==> flow/design.v <==
module sync_fifo_dut #(parameter DATA_WIDTH = 16, parameter MEM_DEPTH = 8) (
    input  wire                  clk,
    input  wire                  rst_n,       
    input  wire [DATA_WIDTH-1:0] data_in,     
    input  wire                  write_enable,
    input  wire                  read_enable,
    output reg  [DATA_WIDTH-1:0] data_out,    
    output wire                  full,
    output wire                  empty,
    output wire                  almost_full,
    output wire                  almost_empty,
    output reg                   write_ack,   
    output reg                   overflow,
    output wire                  underflow
);
    localparam ADDR_WIDTH = $clog2(MEM_DEPTH);
    reg [DATA_WIDTH-1:0] fifo_mem [MEM_DEPTH-1:0];
    reg [ADDR_WIDTH-1:0] write_ptr;
    reg [ADDR_WIDTH-1:0] read_ptr;
    reg [ADDR_WIDTH:0]   count;       
    always @(posedge clk or negedge rst_n) begin
        if (!rst_n) begin
            write_ptr <= 0;
            write_ack <= 0;
            overflow  <= 0;
        end
        else begin
            write_ack <= 0;
            overflow  <= 0;
            if (write_enable && count < MEM_DEPTH) begin
                fifo_mem[write_ptr] <= data_in;
                write_ptr <= write_ptr + 1;
                write_ack <= 1;
            end
            else if (write_enable && full) begin
                overflow <= 1;
            end
        end
    end
    always @(posedge clk or negedge rst_n) begin
        if (!rst_n) begin
            read_ptr <= 0;
            data_out <= 0;
        end
        else begin
            if (read_enable && count != 0) begin
                data_out <= fifo_mem[read_ptr];
                read_ptr <= read_ptr + 1;
            end
        end
    end
    always @(posedge clk or negedge rst_n) begin
        if (!rst_n) begin
            count <= 0;
        end
        else begin
            case ({write_enable, read_enable})
                2'b10: if (!full)  count <= count + 1;  
                2'b01: if (!empty) count <= count - 1;  
                2'b11: begin 
                       if (full) count <= count - 1;
                       else if (empty) count <= count + 1;
                end
                default: count <= count;
            endcase
        end
    end
    assign full         = (count == MEM_DEPTH);
    assign empty        = (count == 0);
    assign almost_full  = (count == MEM_DEPTH - 2);  
    assign almost_empty = (count == 1);
    assign underflow    = (empty && read_enable);
endmodule
* Step by step through the tools: sync_fifo_dut
The steps from the RTL of sync_fifo_dut to its reports follow in flow order.
Line numbers count from 1 in the design file above.
Cell names lack the library's common part.
The mark -- stands for no value.
- Top :: sync_fifo_dut
- Clock port :: clk
- Standard-cell library :: sky130hd
- Corner :: tt_025C_1v80

* Word level
Yosys after proc, flatten, opt, wreduce and memory -nomap, before mapping. Print and check cells are not counted. Equal cells are merged and count once.
- Output and inout bits :: 23
- Bits in registers :: 156
- Reduce/logical cells :: 18
- Equality and inequality tests :: 23
- Add/subtract/negate cells :: 4
- Order comparisons :: 1
- Muxes and demuxes :: 9
** Operator list (number)
- case mux 16 bit (select 8 bit) :: 1
- == test 3 bit (second input constant) :: 8
- AND reduction 3 bit :: 8
- 2-to-1 mux 4 bit :: 4
- == test 3 x 2 -> 1 bit (second input constant) :: 4
- case mux 4 bit (select 3 bit) :: 1
- adder 3 x 1 -> 3 bit (second input constant) :: 2
- == test 3 x 1 -> 1 bit (second input constant) :: 2
- logical NOT 3 bit :: 2
- logical AND 1 bit :: 4
- == test 2 bit (second input constant) :: 2
- inequality test 2 bit (second input constant) :: 2
- adder 4 x 1 -> 4 bit (second input constant) :: 1
- subtractor 4 x 1 -> 4 bit (second input constant) :: 1
- == test 4 x 1 -> 1 bit (second input constant) :: 1
- == test 4 x 3 -> 1 bit (second input constant) :: 1
- < comparator 4 bit (second input constant) :: 1
- == test 4 bit (second input constant) :: 1
- logical NOT 4 bit :: 1
- AND reduction 4 bit :: 1
- nonzero test 4 bit :: 1
- inequality test 3 bit (second input constant) :: 1
- nonzero test 3 bit :: 1
- 2-to-1 mux 1 bit :: 3
- == test 2 x 1 -> 1 bit (second input constant) :: 1

* Logic depth
Longest topological path by Yosys (ltp), each cell counted once; first at word level (registers and memories cut), then after technology mapping (sequential cells cut; the memories' decode and read muxes count).
- Depth after elaboration :: 4
- ABC_AREA :: 0
- Gate-level depth with buffers :: 10

* Mapped cells and area
The flow's flattened synthesis, as Yosys stat reports it; memories are mapped. The netlist is that of the ABC_AREA named above (0 if unset); the other value can give another one.
Totals and module areas in this step are rounded.
- Cell count :: 393
- Area of sequential cells :: 4540 sq um
- Flip-flop cells :: 156
- Synthesis area :: 6170 sq um
- Buffers :: 26
** Cell types (number)
- edfxtp_1 :: 128
- dfrtp_1 :: 28
- ha_1 :: 16
- a222oi_1 :: 16
- a221oi_1 :: 13
- mux2_2 :: 10
- nand2_1 :: 28
- a21oi_1 :: 19
- a211oi_1 :: 11
- a22o_1 :: 8
- clkbuf_1 :: 18
- and3_1 :: 9
- o21ai_0 :: 10
- o21ai_1 :: 10
- a22oi_1 :: 5
- inv_1 :: 10
- xnor2_1 :: 4
- buf_2 :: 6
Other cell types: 24; their cells: 44.

* Worst setup path after synthesis
Source: OpenSTA report_checks on the synthesized netlist (no wires, ideal clock, input and output delay 20% of the period each), path of least setup slack; recovery checks are left aside. Register names are those of the netlist, which keeps one name where synthesis merged equal registers.
- Path kind :: register to register
- Start :: register read_ptr[2]
- End :: register data_out[6]
- Stages on the path :: 11
- Launch time at the first pin :: 0.000 ns
- Path buffers :: 3
- Path delay :: 2.200 ns
- Period :: 2.7 ns
- Data required time :: 2.635 ns
- Library setup time :: 0.065 ns
- Arrival time :: 2.135 ns
- Setup slack :: 0.501 ns
- Synthesis period reached :: 2.199 ns
"path delay" = arrival - input delay + setup time.
"stages on the path": output pins that drive a net of the path, with the launching flip-flop's if there is one; two outputs of one cell count as two.
"synthesis period reached" = period - worst setup slack (recovery checks aside). The figure is calculated, with input and output delays left at 20% of the set period.
The rows between start and end are the longest chain of elaborated cells between them; the timing report does not say that the signal goes this way. Where chains are equally long, one stands for them.
Each line given opens the expression or statement behind the cell; cells for indexed reads and writes are added by Yosys, which also makes memories of some case tables.
- Cell sequence :: dfrtp_1 -> buf_2 -> inv_1 -> ha_1 -> buf_6 -> or4_4 -> nor2_8 -> buf_8 -> nand2_1 -> a31oi_1 -> a21o_1
- Cells in the longest elaborated chain :: 2
- Elaborated cells on any way between the ends :: 9
- Those cells by class :: eq/ne (7); mux (1); reduce/logical (1)
** Ends and longest elaborated chain, after synthesis
- start: declaration :: RTL line 19 : reg [ADDR_WIDTH-1:0] read_ptr;
- start: assignment :: RTL line 42 : read_ptr <= 0;
- start: assignment :: RTL line 48 : read_ptr <= read_ptr + 1;
- == test 3 bit :: RTL line 47 : data_out <= fifo_mem[read_ptr];
- case mux 16 bit (select 8 bit) :: RTL line 47
- end: assignment :: RTL line 43 : data_out <= 0;
- end: assignment :: RTL line 47
- end: declaration :: RTL line 7 : output reg  [DATA_WIDTH-1:0] data_out,

* Timing after layout
From the final timing report of stored run 1: the path of least setup slack in the routed layout; clock arrival at registers is part of the times.
- Path kind :: register to register
- Start :: register read_ptr[0]
- End :: register data_out[10]
- Path buffers :: 1
- Data required time :: 2.73 ns
- Arrival time :: 2.40 ns
- Launch time at the first pin :: 0.41 ns
- Library setup time :: 0.06 ns
- Stages on the path :: 9
- Setup slack :: 0.33 ns
- Period :: 2.37 ns
The rows between start and end are the longest chain of elaborated cells between them; the timing report does not say that the signal goes this way. Where chains are equally long, one stands for them.
- Cell sequence :: dfrtp_2 -> ha_4 -> ha_4 -> or4_4 -> nor2_8 -> buf_12 -> nand2_1 -> a31oi_1 -> a21o_1
- Cells in the longest elaborated chain :: 2
- Elaborated cells on any way between the ends :: 9
- Those cells by class :: eq/ne (7); mux (1); reduce/logical (1)
** Ends and longest elaborated chain, post-layout
- start: declaration :: RTL line 19 : reg [ADDR_WIDTH-1:0] read_ptr;
- start: assignment :: RTL line 42 : read_ptr <= 0;
- start: assignment :: RTL line 48 : read_ptr <= read_ptr + 1;
- == test 3 bit :: RTL line 47 : data_out <= fifo_mem[read_ptr];
- case mux 16 bit (select 8 bit) :: RTL line 47
- end: assignment :: RTL line 43 : data_out <= 0;
- end: assignment :: RTL line 47
- end: declaration :: RTL line 7 : output reg  [DATA_WIDTH-1:0] data_out,

Appendix: measured runs

Top module sync_fifo_dut; platform sky130hd; tools Yosys and OpenROAD; 2 stored runs in no particular order. Input and output delays are each 20% of the period that was set; the output load is 0.01 pF.
"period achieved" = clock period - worst setup slack. The figure is calculated, with input and output delays left at 20% of the set period.
"time used up by the worst setup path" is the time allowed to the run's worst setup path (the clock period less input and output delay, where it has them) less its slack. Clock arrival times count: a late capture clock shortens it, a late launch clock lengthens it.
"power consumption" is the tool's figure for a default switching activity; nothing was simulated.
The results are shown rounded.

* Stored run 1
** Files
==> flow/run.sh <==
#!/bin/bash
# the make line also repeats the synthesis and layout settings of config.mk as NAME=value (left out here)
make -C /OpenROAD-flow-scripts/flow DESIGN_CONFIG=/design/flow/config.mk WORK_HOME=/design/flow/orfs CLKGATE_MAP_FILE= finish
==> flow/config.mk <==
export PLATFORM = sky130hd
export DESIGN_NAME = sync_fifo_dut
export DESIGN_NICKNAME = sync_fifo_dut
export VERILOG_FILES = /design/flow/design.v
export SDC_FILE = /design/flow/constraint.sdc
export NUM_CORES = 4
export LEC_CHECK = 0
export CAP_MARGIN = 20
export CELL_PAD_IN_SITES_GLOBAL_PLACEMENT = 2
export CORE_MARGIN = 2
export CORE_UTILIZATION = 46
export CTS_CLUSTER_DIAMETER = 294
export MAX_ROUTING_LAYER = met4
export SETUP_SLACK_MARGIN = 0.6
export SLEW_MARGIN = 30
==> flow/constraint.sdc <==
create_clock -name core_clock -period 2.37 [get_ports {clk}]
set_input_delay 0.4740 -clock core_clock [delete_from_list [all_inputs] [get_ports {clk}]]
set_output_delay 0.4740 -clock core_clock [all_outputs]
set_load 0.01 [all_outputs]
** Results
- Chip area in the Yosys report :: 6,170 sq um
- Time used up by the worst setup path :: 2.04 ns
- Type of the worst setup path :: register to register
- Post-route setup TNS :: 0.000 ns
- Setup slack of the worst path :: 0.330 ns
- Die area :: 14,300 sq um
- Period achieved :: 2.040 ns
- Power consumption :: 9,650 uW
- Area of the standard cells in the finished layout :: 8,150 sq um
- Final design utilization :: 61.8 %

* Stored run 2
** Files
==> flow/run.sh <==
#!/bin/bash
# the make line also repeats the synthesis and layout settings of config.mk as NAME=value (left out here)
make -C /OpenROAD-flow-scripts/flow DESIGN_CONFIG=/design/flow/config.mk WORK_HOME=/design/flow/orfs CLKGATE_MAP_FILE= finish
==> flow/config.mk <==
export PLATFORM = sky130hd
export DESIGN_NAME = sync_fifo_dut
export DESIGN_NICKNAME = sync_fifo_dut
export VERILOG_FILES = /design/flow/design.v
export SDC_FILE = /design/flow/constraint.sdc
export NUM_CORES = 4
export LEC_CHECK = 0
export ABC_AREA = 0
export CAP_MARGIN = 20
export CELL_PAD_IN_SITES_DETAIL_PLACEMENT = 2
export CELL_PAD_IN_SITES_GLOBAL_PLACEMENT = 1
export CORE_ASPECT_RATIO = 0.83
export CORE_MARGIN = 6
export CORE_UTILIZATION = 55
export HOLD_SLACK_MARGIN = 0.21
export MAX_ROUTING_LAYER = met5
export MIN_ROUTING_LAYER = met1
export PLACE_DENSITY_LB_ADDON = 0.27
export SETUP_SLACK_MARGIN = 0.78
export SLEW_MARGIN = 0
==> flow/constraint.sdc <==
create_clock -name core_clock -period 3.68 [get_ports {clk}]
set_input_delay 0.7360 -clock core_clock [delete_from_list [all_inputs] [get_ports {clk}]]
set_output_delay 0.7360 -clock core_clock [all_outputs]
set_load 0.01 [all_outputs]
** Results
No results, placement failed with DPL-0033.
